==> flow/design.v <==
module BB(
    input clk,
    input rst_n,
    input in_valid,
    input [1:0] inning,    
    input half,            
    input [2:0] action,    
    output reg out_valid,   
    output reg [7:0] score_A,   
    output reg [7:0] score_B,   
    output reg [1:0] result     
);
reg [1:0] out_reg, out_nxt;
reg [2:0] base_reg, base_nxt;
reg [1:0] player_on_base;
reg [3:0] score_A_reg, score_B_reg;
reg [2:0] score_tmp;
reg early_win;
reg out_valid_nxt;
always @(posedge clk) begin
    if (in_valid) begin
        if((inning > 2) & (~half)) begin
            if((score_A_reg < score_B_reg)) begin
                early_win <=  1;
            end else begin
                early_win <= 0;
            end
        end
    end else begin
        early_win <= 0;
    end
end
always @(posedge clk) begin
    if (in_valid) begin
        if(half) begin
            score_B_reg <= score_B_reg + score_tmp;
        end else begin
            score_A_reg <= score_A_reg + score_tmp;
        end
    end else begin
        if (out_reg[0]) begin
            score_B_reg <= score_B_reg;
            score_A_reg <= score_A_reg;
        end else begin
            score_A_reg <= 0;
            score_B_reg <= 0;
        end
    end
end
always @(posedge clk) begin
    out_reg <= (in_valid) ? (out_reg > 2) ? out_nxt : (out_reg[1] & out_nxt[1]) ? 3 : out_reg + out_nxt : 0;
end
always @(posedge clk) begin
    base_reg <= (in_valid) ? base_nxt : 0;
end
always @(*) begin
    case(base_reg)
    0: player_on_base = 0;
    1, 2, 4: player_on_base = 1;
    3, 5, 6: player_on_base = 2;
    7: player_on_base = 3;
    endcase
end
always @(*) begin
    score_tmp = 0;
    base_nxt = 0;
    out_nxt = 0;
    if(action == 0) begin
        score_tmp = (player_on_base > 2);
        case(base_reg)
        0:  base_nxt = 3'b001; 1, 2: base_nxt = 3'b011; 4: base_nxt = 3'b101; 3, 5, 6, 7: base_nxt = 3'b111;
        endcase
    end else if(action == 1) begin
        if(out_reg > 1) begin
            base_nxt = (base_reg * 4) + 1;
            score_tmp = (base_reg[2] + base_reg[1]);
        end else begin
            base_nxt = (base_reg * 2) + 1;
            score_tmp = base_reg[2]; 
        end
    end else if(action == 2) begin
        if(out_reg > 1) begin
            base_nxt = 3'b010;
            score_tmp = player_on_base;
        end else begin
            base_nxt[2] = base_reg[0];
            base_nxt[1] = 1;
            score_tmp = (base_reg[2] + base_reg[1]); 
        end
    end else if(action == 3) begin
        base_nxt = 3'b100;
        score_tmp = player_on_base;
    end else if(action == 4) begin
        score_tmp = player_on_base + 1;
    end else if(action == 5) begin
        out_nxt = 1;
        base_nxt = (base_reg * 2);
    end else if(action == 6) begin
        out_nxt = base_reg[0] ? 2 : 1;
        base_nxt[2] = base_reg[1];
    end else begin
        out_nxt = 1;
        base_nxt[1:0] = base_reg[1:0];
    end
    if(action > 4) begin
        score_tmp = base_reg[2];
        if((out_reg + out_nxt > 2)) begin
            score_tmp = 0;
            base_nxt = 0;
        end
    end
    if(early_win & half) begin
        score_tmp = 0;
    end
end
assign out_valid_nxt = (~in_valid & out_reg > 2) ? 1 : 0;
assign score_A = (out_valid) ? score_A_reg : 0;
assign score_B = (out_valid) ? score_B_reg : 0;
assign result = {((score_A == score_B) & out_valid),(score_A < score_B)};
always @(posedge clk or negedge rst_n) begin
    if (~rst_n) begin
        out_valid <= 1'b0;
    end else begin
        out_valid <= out_valid_nxt;
    end
end
endmodule
==> From RTL to reports: BB <==
Tool output for the design above, in the order of the flow.
Lines are those of the file above, counted from 1.
Library cell names are shortened.
{ "setup": {"top": "BB", "clock_port": "clk", "cell_library": "sky130hd", "lib_corner": "tt_025C_1v80"} }

==> Word-level counts <==
Counts by Yosys on the flattened word-level netlist (proc, flatten, opt, wreduce; memories kept). Print and check cells are left out.
Yosys's memory passes give these memory sizes; they may raise the number of words (mostly to a power of two), join words into wider ones and drop unused or constant bits.
{ "word_totals": {"rom_bits": 32, "ram_bits": 0, "latchBits": 0, "output_inout_bits": 19, "ff_bits": 15, "mem_count": 2, "clocked_rd_ports_x_width": 4} }
{ "memory_table": {"columns": ["name", "words", "width", "read_ports", "wr", "line_no", "source"], "rows": [
  ["(no name shown)", 8, 2, 1, 0, 70, "case(base_reg)"],
  ["(no name shown)", 8, 2, 1, 0, 57, "case(base_reg)"]
]} }
{ "op_classes": {"eq_ne": 10, "reduce_and_logical": 3, "add_sub_neg": 7, "compare": 8, "n_mul": 0, "logic": 7, "shifts": 0, "mux": 43, "div": 0} }
{ "ops": {"columns": ["operator", "count"], "rows": [
  ["3-bit two-way mux", 18],
  ["4-bit two-way mux", 7],
  ["2-bit two-way mux", 13],
  ["3-bit equality test (second input constant)", 3],
  ["4-bit by 3-bit adder with 4-bit output", 2],
  ["4-bit less-than comparator", 2],
  ["2-bit > comparator (second input constant)", 3],
  ["3-bit by 1-bit adder with 3-bit output (second input constant)", 2],
  ["3-bit by 2-bit equality test with 1-bit output (second input constant)", 2],
  ["1-bit bitwise AND", 5],
  ["1-bit two-way mux", 5],
  ["2-bit != test (second input constant)", 2],
  ["2-bit AND reduction", 2],
  ["4-bit equality test", 1],
  ["2-bit by 1-bit adder with 3-bit output (second input constant)", 1],
  ["2-bit by 2-bit adder with 3-bit output", 1],
  ["3-bit by 1-bit equality test with 1-bit output (second input constant)", 1],
  ["3-bit by 2-bit > comparator with 1-bit output (second input constant)", 1],
  ["3-bit > comparator (second input constant)", 1],
  ["3-bit zero test", 1],
  ["1-bit by 1-bit adder with 2-bit output", 1],
  ["1-bit NOT", 2],
  ["2-bit by 1-bit > comparator with 1-bit output (second input constant)", 1],
  ["2-bit by 1-bit != test with 1-bit output (second input constant)", 1]
]} }

==> Depth <==
Yosys ltp: most cells in a row. Word level: on the elaborated netlist, between registers, memories and ports. Mapped: between sequential cells and ports; inverters and the memories' decode and read muxes count.
{ "logic_depth": {"ltp_word": 16, "abc_area": 0, "mapped_depth": 15} }

==> Netlist <==
The flow's flattened synthesis, as Yosys stat reports it; memories are mapped. The netlist is that of the ABC_AREA named above (0 if unset); the other value can give another one.
Totals and module areas in this step are rounded.
{ "by_type": {"columns": ["type", "count", "area_total_um2"], "rows": [
  ["edfxtp_1", 8, 240.23],
  ["ha_1", 19, 237.728],
  ["dfxtp_1", 10, 200.192],
  ["buf_4", 9, 67.565],
  ["a21oi_1", 13, 65.062],
  ["fa_1", 3, 60.058],
  ["inv_1", 15, 56.304],
  ["nor2_1", 15, 56.304],
  ["and2_1", 8, 50.048],
  ["mux2i_1", 3, 30.029],
  ["nand2_1", 8, 30.029],
  ["xnor2_1", 3, 26.275],
  ["dfrtp_1", 1, 25.024],
  ["nand2b_1", 4, 25.024],
  ["nand3_1", 5, 25.024],
  ["nor2b_1", 4, 25.024],
  ["o21ai_0", 5, 25.024],
  ["a21o_1", 3, 22.522]
]} }
Other cell types: 27; their cells: 34.
{ "mapped": {"seq_area_um2": 465, "yosys_area_um2": 1530, "ff_cells": 19, "cells": 170} }

==> Worst setup path after synthesis <==
OpenSTA on the mapped netlist: ideal clock, no wires. The path of least setup slack (recovery checks aside). Input and output delay are each 20% of the period. Register names are those of the netlist, which keeps one name where synthesis merged equal registers.
{ "synth_timing": {"path_kind": "input port to flip-flop", "from": "in action[0]", "to": "reg (name not given)", "in_delay_ns": 1.046, "period_ns": 5.23, "required_time_ns": 4.975, "stages": 13, "slack_ns": 1.554, "t_first_pin_ns": 1.046, "arrival_time_ns": 3.421, "delay_ns": 2.630, "synth_period_reached_ns": 3.676} }
"delay_ns" = arrival - input delay + setup time.
"stages": output pins that drive a net of the path, with the launching flip-flop's if there is one; two outputs of one cell count as two.
"synth_period_reached_ns" is the clock period less the worst setup slack; recovery checks do not enter. This is arithmetic on one report: input and output delays are still those of the set period (20% each).
The rows between start and end are the longest chain of elaborated cells between them; the timing report does not say that the signal goes this way. Where chains are equally long, one stands for them.
Each line given opens the expression or statement behind the cell; cells for indexed reads and writes are added by Yosys, which also makes memories of some case tables.
{ "synth_via": {"path_cell_list": "clkbuf_1 > a21oi_1 > nor2_1 > ha_1 > inv_1 > fa_1 > nand2b_1 > a21oi_1 > a221oi_1 > o221a_2 > ha_1 > fa_1 > and2_1", "elab_chain_len": 16, "cone_cells": 28, "cone_classes": "add/sub (2); compare (2); eq/ne (6); mux (17); reduce/logical (1)"} }
{ "synth_lines": {"columns": ["element", "line_no", "source"], "rows": [
  ["start, declared", 7, "input [2:0] action,"],
  ["3-bit equality test", 98, "end else if(action == 6) begin"],
  ["2-bit two-way mux", 98, null],
  ["2-bit two-way mux", 95, "end else if(action == 5) begin"],
  ["2-bit two-way mux", 93, "end else if(action == 4) begin"],
  ["2-bit two-way mux", 90, "end else if(action == 3) begin"],
  ["2-bit two-way mux", 81, "end else if(action == 2) begin"],
  ["2-bit two-way mux", 73, "end else if(action == 1) begin"],
  ["[... 2 more ...]", null, null],
  ["3-bit by 2-bit > comparator with 1-bit output", 107, "if((out_reg + out_nxt > 2)) begin"],
  ["1-bit two-way mux", 107, null],
  ["3-bit two-way mux", 105, "if(action > 4) begin"],
  ["3-bit two-way mux", 112, "if(early_win & half) begin"],
  ["4-bit by 3-bit adder with 4-bit output", 38, null],
  ["4-bit two-way mux", 35, "if(half) begin"],
  ["4-bit two-way mux", 34, "if (in_valid) begin"],
  ["end, assigned", 38, null],
  ["end, assigned", 43, null],
  ["end, declared", 16, null]
]} }

==> Worst path after layout <==
Path of least setup slack in the final report of run 2 (OpenROAD, finished layout, wires in). Where an end is a register, its clock arrival counts in the times.
{ "layout_timing": {"path_kind": "input port to flip-flop", "from": "in action[0]", "to": "reg (name not given)", "t_first_pin_ns": 0.89, "period_ns": 4.46, "arrival_time_ns": 4.25, "in_delay_ns": 0.89, "slack_ns": 0.22, "stages": 15, "required_time_ns": 4.47} }
The rows between start and end are the longest chain of elaborated cells between them; the timing report does not say that the signal goes this way. Where chains are equally long, one stands for them.
{ "layout_via": {"path_cell_list": "clkdlybuf4s50_1 > clkbuf_4 > a21oi_1 > nor2_1 > ha_1 > inv_1 > fa_1 > nand2b_1 > a21oi_1 > a221oi_2 > o221a_2 > ha_1 > fa_1 > xnor2_1 > nor2_1", "elab_chain_len": 16, "cone_cells": 28, "cone_classes": "add/sub (2); compare (2); eq/ne (6); mux (17); reduce/logical (1)"} }
{ "layout_lines": {"columns": ["element", "line_no", "source"], "rows": [
  ["start, declared", 7, "input [2:0] action,"],
  ["3-bit equality test", 98, "end else if(action == 6) begin"],
  ["2-bit two-way mux", 98, null],
  ["2-bit two-way mux", 95, "end else if(action == 5) begin"],
  ["2-bit two-way mux", 93, "end else if(action == 4) begin"],
  ["2-bit two-way mux", 90, "end else if(action == 3) begin"],
  ["2-bit two-way mux", 81, "end else if(action == 2) begin"],
  ["2-bit two-way mux", 73, "end else if(action == 1) begin"],
  ["[... 2 more ...]", null, null],
  ["3-bit by 2-bit > comparator with 1-bit output", 107, "if((out_reg + out_nxt > 2)) begin"],
  ["1-bit two-way mux", 107, null],
  ["3-bit two-way mux", 105, "if(action > 4) begin"],
  ["3-bit two-way mux", 112, "if(early_win & half) begin"],
  ["4-bit by 3-bit adder with 4-bit output", 36, null],
  ["4-bit two-way mux", 35, "if(half) begin"],
  ["4-bit two-way mux", 34, "if (in_valid) begin"],
  ["end, assigned", 36, null],
  ["end, assigned", 42, null],
  ["end, declared", 16, null]
]} }

Subject: flow runs of BB

Hi,

2 stored runs of BB in the flow (synthesis by Yosys, layout by OpenROAD, sky130hd cells), in arbitrary order. Constraints: input delay and output delay 20% of the set period each, output load 0.01 pF.
Measured values are rounded.
[
  {
    "run": "run 1",
    "settings": { "period_ns": 2.6, "CORE_UTILIZATION": 67, "PLACE_DENSITY_LB_ADDON": 0.15, "HOLD_SLACK_MARGIN": 0.3, "CORE_ASPECT_RATIO": 0.78, "CELL_PAD_IN_SITES_DETAIL_PLACEMENT": 1, "ABC_AREA": 1, "GPL_TIMING_DRIVEN": 0, "SLEW_MARGIN": 35, "MIN_ROUTING_LAYER": "met1", "MAX_ROUTING_LAYER": "met4", "CAP_MARGIN": 20, "CORE_MARGIN": 2 },
    "outcome": "no final report: placement broke off with DPL-0033"
  },
  {
    "run": "run 2",
    "settings": { "period_ns": 4.46, "CORE_UTILIZATION": 19, "PLACE_DENSITY": 0.94, "CORE_ASPECT_RATIO": 0.7, "CELL_PAD_IN_SITES_DETAIL_PLACEMENT": 2, "GPL_TIMING_DRIVEN": 0, "SLEW_MARGIN": 40, "MIN_ROUTING_LAYER": "met2", "CAP_MARGIN": 20, "CORE_MARGIN": 2 },
    "results": { "synth_area_um2": 1530, "design.die.area_um2": 8790, "utilization_pct": 25.0, "worstSetupSlack_ns": 0.222, "total_negative_slack_ns": 0.000, "hold_worst_slack_ns": 0.553 }
  }
]

Regards
