==> flow/design.v <==
module Ramen(
    input clk, 
    input rst_n, 
    input in_valid,
    input selling,
    input portion, 
    input [1:0] ramen_type,
    output reg out_valid_order,
    output reg success,
    output reg out_valid_tot,
    output reg [27:0] sold_num,
    output reg [14:0] total_gain
);
parameter TONKOTSU = 0;
parameter TONKOTSU_SOY = 1;
parameter MISO = 2;
parameter MISO_SOY = 3;
parameter NOODLE_INIT = 12000;
parameter BROTH_INIT = 41000;
parameter TONKOTSU_SOUP_INIT =  9000;
parameter MISO_INIT = 1000;
parameter SOY_SAUSE_INIT = 1500;
reg selling_reg;
reg in_valid_reg0, in_valid_reg1;
reg portion_reg;
reg [1:0] type_reg;
reg [13:0] noodle_stack, ns_nxt;
reg [15:0] broth_stack, bs_nxt;
reg [13:0] tonkotsu_stack, ts_nxt;
reg [9:0] miso_stack, ms_nxt;
reg [10:0] soy_stack, ss_nxt;
reg [7:0] noodle_need;
reg [9:0] broth_need;
reg [7:0] tonkotsu_need;
reg [5:0] miso_need;
reg [5:0] soy_need;
reg success_nxt;
reg [6:0] t_sn, ts_sn, m_sn, ms_sn;
reg [14:0] gain_nxt;
always @(posedge clk or negedge rst_n) begin
    if(~rst_n) begin
        noodle_stack <= 'd12000;
        broth_stack <= 'd41000;
        tonkotsu_stack <= 'd9000;
        miso_stack <= 'd1000;
        soy_stack <= 'd1500;
    end else begin
        if(out_valid_tot) begin
            noodle_stack <= 'd12000;
            broth_stack <= 'd41000;
            tonkotsu_stack <= 'd9000;
            miso_stack <= 'd1000;
            soy_stack <= 'd1500;
        end else begin
            noodle_stack <= in_valid_reg1 ? ns_nxt : noodle_stack;
            broth_stack <= in_valid_reg1 ? bs_nxt : broth_stack;
            tonkotsu_stack <= in_valid_reg1 ? ts_nxt : tonkotsu_stack;
            miso_stack <= in_valid_reg1 ? ms_nxt: miso_stack;
            soy_stack <= in_valid_reg1 ? ss_nxt : soy_stack;
        end
    end
end
always @(posedge clk or negedge rst_n) begin
    if(~rst_n) begin
        selling_reg <= 0;
    end else begin
        selling_reg <= selling;
    end
end
always @(posedge clk or negedge rst_n) begin
    if(~rst_n) begin
        in_valid_reg0 <= 0;
        in_valid_reg1 <= 0;
    end else begin
        in_valid_reg0 <= in_valid_reg0 == 0 ? in_valid : 0;
        in_valid_reg1 <= in_valid_reg1 == 0 ? in_valid_reg0 : 0;
    end
end
always @(posedge clk or negedge rst_n) begin
    if(~rst_n) begin
        sold_num <= 0;
        total_gain <= 0;
    end else begin
        sold_num <= {t_sn, ts_sn, m_sn, ms_sn};
        total_gain <= gain_nxt;
    end
end
always @(posedge clk or negedge rst_n) begin
    if(~rst_n) begin
        portion_reg <= 0;
        type_reg <= 0;
    end else begin
        if(in_valid_reg0) begin
            portion_reg <= portion;
        end
        if(in_valid & ~in_valid_reg0) begin
            type_reg <= ramen_type;
        end
    end
end
always @(posedge clk or negedge rst_n) begin
    if(~rst_n) begin
        out_valid_order <= 0;
        success <= 0;
    end else begin
        out_valid_order <= (in_valid_reg1);
        success <= (in_valid_reg1) ? success_nxt : 0;
    end
end
always @(posedge clk or negedge rst_n) begin
    if(~rst_n) begin
        out_valid_tot <= 0;
    end else begin
        out_valid_tot <= (!selling & out_valid_order);
    end
end
always @(*) begin
    success_nxt = 1;
    if(noodle_stack < noodle_need) begin
        success_nxt = 0;
    end
    if(broth_stack < broth_need) begin
        success_nxt = 0;
    end
    if(tonkotsu_stack < tonkotsu_need) begin
        success_nxt = 0;
    end
    if(miso_stack < miso_need) begin
        success_nxt = 0;
    end
    if(soy_stack < soy_need) begin
        success_nxt = 0;
    end
    if(noodle_stack >= noodle_need) begin
        if(success_nxt) begin
            ns_nxt = noodle_stack - noodle_need;
        end else begin
            ns_nxt = noodle_stack;
        end
    end else begin
        ns_nxt = noodle_stack;
    end
    if(broth_stack >= broth_need) begin
        if(success_nxt) begin
            bs_nxt = broth_stack - broth_need;
        end else begin
            bs_nxt = broth_stack;
        end
    end else begin
        bs_nxt = broth_stack;
    end
    if(tonkotsu_stack >= tonkotsu_need) begin
        if(success_nxt) begin
            ts_nxt = tonkotsu_stack - tonkotsu_need;
        end else begin
            ts_nxt = tonkotsu_stack;
        end
    end else begin
        ts_nxt = tonkotsu_stack;
    end
    if(miso_stack >= miso_need ) begin
        if(success_nxt) begin
            ms_nxt = miso_stack - miso_need;
        end else begin
            ms_nxt = miso_stack;
        end
    end else begin
        ms_nxt = miso_stack;
    end
    if(soy_stack >= soy_need) begin
        if(success_nxt) begin
            ss_nxt = soy_stack - soy_need;
        end else begin
            ss_nxt = soy_stack;
        end
    end else begin
        ss_nxt = soy_stack;
    end
end
always @(*) begin
    noodle_need = portion_reg ? 150 : 100;
    broth_need = 0;
    tonkotsu_need = 0;
    miso_need = 0;
    soy_need = 0;
    case(type_reg)
    TONKOTSU: begin
        broth_need = portion_reg ? 500 : 300;
        tonkotsu_need = portion_reg ? 200 : 150;
    end
    TONKOTSU_SOY: begin
        broth_need = portion_reg ? 500 : 300;
        tonkotsu_need = portion_reg ? 150 : 100;
        soy_need = portion_reg ? 50 : 30;
    end
    MISO: begin
        broth_need = portion_reg ? 650 : 400;
        miso_need = portion_reg ? 50 : 30;
    end
    MISO_SOY: begin
        broth_need = portion_reg ? 500 : 300;
        tonkotsu_need = portion_reg ? 100 : 70;
        miso_need = portion_reg ? 25 : 15;
        soy_need = portion_reg ? 25 : 15;
    end
    endcase
end
always @(*) begin
    t_sn = sold_num[27:21]; ts_sn = sold_num[20:14]; m_sn = sold_num[13:7]; ms_sn = sold_num[6:0]; 
    gain_nxt = total_gain;
    if(in_valid_reg1) begin
        case(type_reg)
        TONKOTSU: begin
            if(success_nxt) begin
                t_sn = t_sn + 1;
                gain_nxt = gain_nxt + 200;
            end
        end
        TONKOTSU_SOY: begin
            if(success_nxt) begin
                ts_sn = ts_sn + 1;
                gain_nxt = gain_nxt + 250;
            end
        end
        MISO: begin
            if(success_nxt) begin
                m_sn = m_sn + 1;
                gain_nxt = gain_nxt + 200;
            end
        end
        MISO_SOY: begin
            if(success_nxt) begin
                ms_sn = ms_sn + 1;
                gain_nxt = gain_nxt + 250;
            end
        end
        endcase
    end else if(out_valid_tot) begin
        t_sn = 0; ts_sn = 0; m_sn = 0; ms_sn = 0;
        gain_nxt = 0;
    end
end
endmodule
# --- Reports on Ramen ---
# What the tools print for Ramen, step after step.
# Lines are those of the file above, counted from 1.
# Operators: Yosys type, input widths -> output width; for muxes data width and select width s.
# Library cell names are shortened.
inputs:
  design: "Ramen"
  clock: "clk"
  lib: "sky130hd"
  corner: "tt_025C_1v80"

# --- After elaboration ---
# Counts by Yosys on the flattened word-level netlist (proc, flatten, opt, wreduce; memories kept). Register bits leave out memories and registers merged into their read ports (data or address). Print and check cells are left out. Cells with the same type and inputs are merged into one.
classes:
  equal: 13
  n_mux: 57
  n_logic: 3
  n_cmp: 10
  add_sub_neg: 11
  reduce_logical: 26
ops:
  columns: ["op", "count"]
  rows:
  - ["$mux 14", 8]
  - ["$mux 7", 14]
  - ["$mux 16", 4]
  - ["$mux 15", 4]
  - ["$mux 10", 5]
  - ["$mux 11", 4]
  - ["$pmux 6 s3", 2]
  - ["$pmux 8 s4", 1]
  - ["$add 15x8->15 const B", 2]
  - ["$reduce_and 3->1", 10]
  - ["$pmux 15 s2", 1]
  - ["$sub 14x8->14", 2]
  - ["$ge 14x8->1", 2]
  - ["$lt 14x8->1", 2]
  - ["$add 7x1->7 const B", 4]
  - ["$pmux 10 s2", 1]
  - ["$ne 3x2->1 const B", 6]
  - ["$sub 16x10->16", 1]
  - ["$ge 16x10->1", 1]
  - ["$lt 16x10->1", 1]
  - ["$mux 8", 2]
  - ["$reduce_bool 2->1", 7]
  - ["$reduce_or 3->1", 4]
  - ["$mux 6", 2]
  - ["$sub 11x6->11", 1]
  - ["$ge 11x6->1", 1]
  - ["$lt 11x6->1", 1]
  - ["$sub 10x6->10", 1]
# Other operator kinds: 12; their cells: 26.
bits:
  reg_bits: 116
  out_inout_bits: 46

# --- Logic depth ---
# Yosys ltp: most cells in a row. Word level: on the elaborated netlist, between registers, memories and ports. Mapped: between sequential cells and ports; inverters and the memories' decode and read muxes count.
depth:
  depth_word: 12
  ABC_AREA: 0
  ltp_mapped: 19
  depth_no_buf: 15

# --- After synthesis ---
# Yosys stat after the flow's synthesis: flattened, memories mapped to cells. It holds for the ABC_AREA given above (unset counts as 0); a run with the other value may have another netlist.
# The area totals of this step are shown rounded.
by_type:
  columns: ["cell_type", "count", "area_total_um2"]
  rows:
  - ["dfrtp_1", 83, 2.08E+03]
  - ["dfstp_2", 29, 761.981]
  - ["ha_1", 45, 563.04]
  - ["nand2_1", 94, 352.838]
  - ["xor2_1", 29, 253.994]
  - ["a21oi_1", 46, 230.221]
  - ["o21ai_0", 44, 220.211]
  - ["inv_1", 41, 153.898]
  - ["nand4_1", 21, 131.376]
  - ["nor2_1", 35, 131.376]
  - ["nand3_1", 25, 125.12]
  - ["a21o_1", 15, 112.608]
  - ["mux2i_1", 10, 100.096]
  - ["xnor2_1", 11, 96.342]
  - ["nor3_1", 17, 85.082]
  - ["a31oi_1", 13, 81.328]
  - ["nor2b_1", 13, 81.328]
  - ["o311ai_0", 9, 78.826]
# Other cell types: 52; their cells: 185.
synth_totals:
  ff_cells: 112
  buffers: 37
  stdcells: 765
  synth_area_um2: 7087

# --- Worst setup path after synthesis ---
# OpenSTA on the mapped netlist: ideal clock, no wires. The path of least setup slack (recovery checks aside). Input and output delay are each 20% of the period. Register names are those of the netlist, which keeps one name where synthesis merged equal registers.
synth_timing:
  kind: "reg2reg"
  startpoint: "register portion_reg"
  endpoint: "register total_gain[4]"
  path_delay_ns: 3.433
  path_buffers: 2
  period_ns: 4.38
  t_arrival_ns: 3.315
  slack_ns: 0.947
  required_ns: 4.262
  launch_ns: 0.000
  stages: 15
  period_less_setup_slack_ns: 3.433
# "path_delay_ns" is the arrival time less input delay plus setup time.
# "stages": output pins that drive a net of the path, with the launching flip-flop's if there is one; two outputs of one cell count as two.
# "period_less_setup_slack_ns" = period - worst setup slack (recovery checks aside). The figure is calculated, with input and output delays left at 20% of the set period.
# The rows between start and end are the longest chain of elaborated cells between them; the timing report does not say that the signal goes this way. Where chains are equally long, one stands for them.
# A line is the first line of the expression or statement that the cell stems from. Yosys adds cells for indexed reads and writes and turns some case tables into memories.
synth_between:
  path_cell_list: "dfrtp_1 clkbuf_1 inv_1 ha_1 ha_1 or2_2 a21oi_1 nor2_2 o41ai_2 o31ai_4 nand2_4 inv_2 buf_6 a32o_1 a21o_1"
  elab_chain_cells: 10
  cone_cells: 28
  cone_classes: "compare: 5; eq/ne: 2; mux: 20; reduce/logical: 1"
synth_rtl:
  columns: ["element", "line", "text"]
  rows:
  - ["start: declaration", 25, "reg portion_reg;"]
  - ["start: assignment", 90, "portion_reg <= 0;"]
  - ["start: assignment", 94, "portion_reg <= portion;"]
  - ["$mux 8", 181, "noodle_need = portion_reg ? 150 : 100;"]
  - ["$lt 14x8->1", 119, "if(noodle_stack < noodle_need) begin"]
  - ["$mux 1", 119, null]
  - ["$mux 1", 122, "if(broth_stack < broth_need) begin"]
  - ["$mux 1", 125, "if(tonkotsu_stack < tonkotsu_need) begin"]
  - ["$mux 1", 128, "if(miso_stack < miso_need) begin"]
  - ["$mux 1", 131, "if(soy_stack < soy_need) begin"]
  - ["$mux 15", 220, "if(success_nxt) begin"]
  - ["$pmux 15 s2", 212, "case(type_reg)"]
  - ["$mux 15", 211, "if(in_valid_reg1) begin"]
  - ["end: assignment", 82, "total_gain <= 0;"]
  - ["end: assignment", 85, "total_gain <= gain_nxt;"]
  - ["end: declaration", 12, "output reg [14:0] total_gain"]

# --- Worst path after layout ---
# From the final timing report of run 1: the path of least setup slack in the routed layout; clock arrival at registers is part of the times.
layout_timing:
  kind: "reg2reg"
  startpoint: "register type_reg[0]"
  endpoint: "register tonkotsu_stack[8]"
  launch_ns: 0.35
  slack_ns: 0.80
  required_ns: 4.55
  period_ns: 4.28
  path_buffers: 2
  stages: 16
  t_arrival_ns: 3.75
# The rows between start and end are the longest chain of elaborated cells between them; the timing report does not say that the signal goes this way. Where chains are equally long, one stands for them.
# At most two assigning lines are given for a register; there are more.
layout_between:
  path_cell_list: "dfrtp_1 inv_4 nand2_4 ha_1 ha_1 or2_2 a21oi_2 nor2_2 a2111oi_4 o31ai_4 buf_4 nand2_4 inv_4 buf_12 and4_1 o21ai_1"
  elab_chain_cells: 12
  cone_cells: 28
  cone_classes: "add/sub: 1; compare: 5; eq/ne: 3; mux: 12; reduce/logical: 7"
layout_rtl:
  columns: ["element", "line", "text"]
  rows:
  - ["start: declaration", 26, "reg [1:0] type_reg;"]
  - ["start: assignment", 91, "type_reg <= 0;"]
  - ["start: assignment", 97, "type_reg <= ramen_type;"]
  - ["$eq 2x2->1", 186, "case(type_reg)"]
  - ["$reduce_or 3->1", null, null]
  - ["$pmux 10 s2", 186, null]
  - ["$lt 16x10->1", 122, "if(broth_stack < broth_need) begin"]
  - ["$mux 1", 122, null]
  - ["$mux 1", 125, "if(tonkotsu_stack < tonkotsu_need) begin"]
  - ["$mux 1", 128, "if(miso_stack < miso_need) begin"]
  - ["$mux 1", 131, "if(soy_stack < soy_need) begin"]
  - ["$mux 14", 153, "if(success_nxt) begin"]
  - ["$mux 14", 152, "if(tonkotsu_stack >= tonkotsu_need) begin"]
  - ["$mux 14", 57, "tonkotsu_stack <= in_valid_reg1 ? ts_nxt : tonkotsu_stack;"]
  - ["$mux 14", 48, "if(out_valid_tot) begin"]
  - ["end: assignment", 51, "tonkotsu_stack <= 'd9000;"]
  - ["end: assignment", 57, null]
  - ["end: declaration", 29, "reg [13:0] tonkotsu_stack, ts_nxt;"]

# Ramen through Yosys and OpenROAD on sky130hd: 2 stored runs, unordered, with their settings and measured results. The constraints put input and output delay at 20% of the set period each and load the outputs with 0.01 pF.
# "achieved_period_ns" is the run's clock period less its worst setup slack. It is reckoned from that one timing run; input and output delays stay at 20% of the period that was set.
# "worst_path_allowed_less_slack_ns" = time allowed to the worst setup path (clock period - input delay - output delay, where it has them) - its slack; a late launch clock adds to it, a late capture clock takes from it.
# "power_total_mw": no workload was simulated; the value follows from the tool's default switching activity.
# Results are given in rounded form.
runs:
  - name: "run 1"
    settings:
      period_ns: 4.28
      SETUP_SLACK_MARGIN: 0.55
      CAP_MARGIN: 20
      CORE_MARGIN: 2
      CORE_UTILIZATION: 40
      SLEW_MARGIN: 20
    results:
      worst_path_allowed_less_slack_ns: 3.48
      worstPathKind: "reg2reg"
      final_cell_area_um2: 8127
      timing.setup.tns_ns: 0.000
      achieved_period_ns: 3.485
      power_total_mw: 4.627
      die_area_um2: 18800
      ys_area_um2: 7087
      final_hold_ws_ns: 0.490
      worst_setup_slack_ns: 0.795
  - name: "run 2"
    settings:
      period_ns: 7.66
      CORE_UTILIZATION: 25
      PLACE_DENSITY: 0.48
      CORE_MARGIN: 8
      CELL_PAD_IN_SITES_DETAIL_PLACEMENT: 1
      GPL_TIMING_DRIVEN: 1
      GPL_ROUTABILITY_DRIVEN: 0
      CTS_CLUSTER_SIZE: 76
      CAP_MARGIN: 5
      SLEW_MARGIN: 20
    results:
      worst_path_allowed_less_slack_ns: 4.74
      worstPathKind: "reg2reg"
      final_cell_area_um2: 8218
      timing.setup.tns_ns: 0.000
      achieved_period_ns: 4.745
      power_total_mw: 2.649
      die_area_um2: 33990
      ys_area_um2: 7087
      final_hold_ws_ns: 0.502
      worst_setup_slack_ns: 2.915
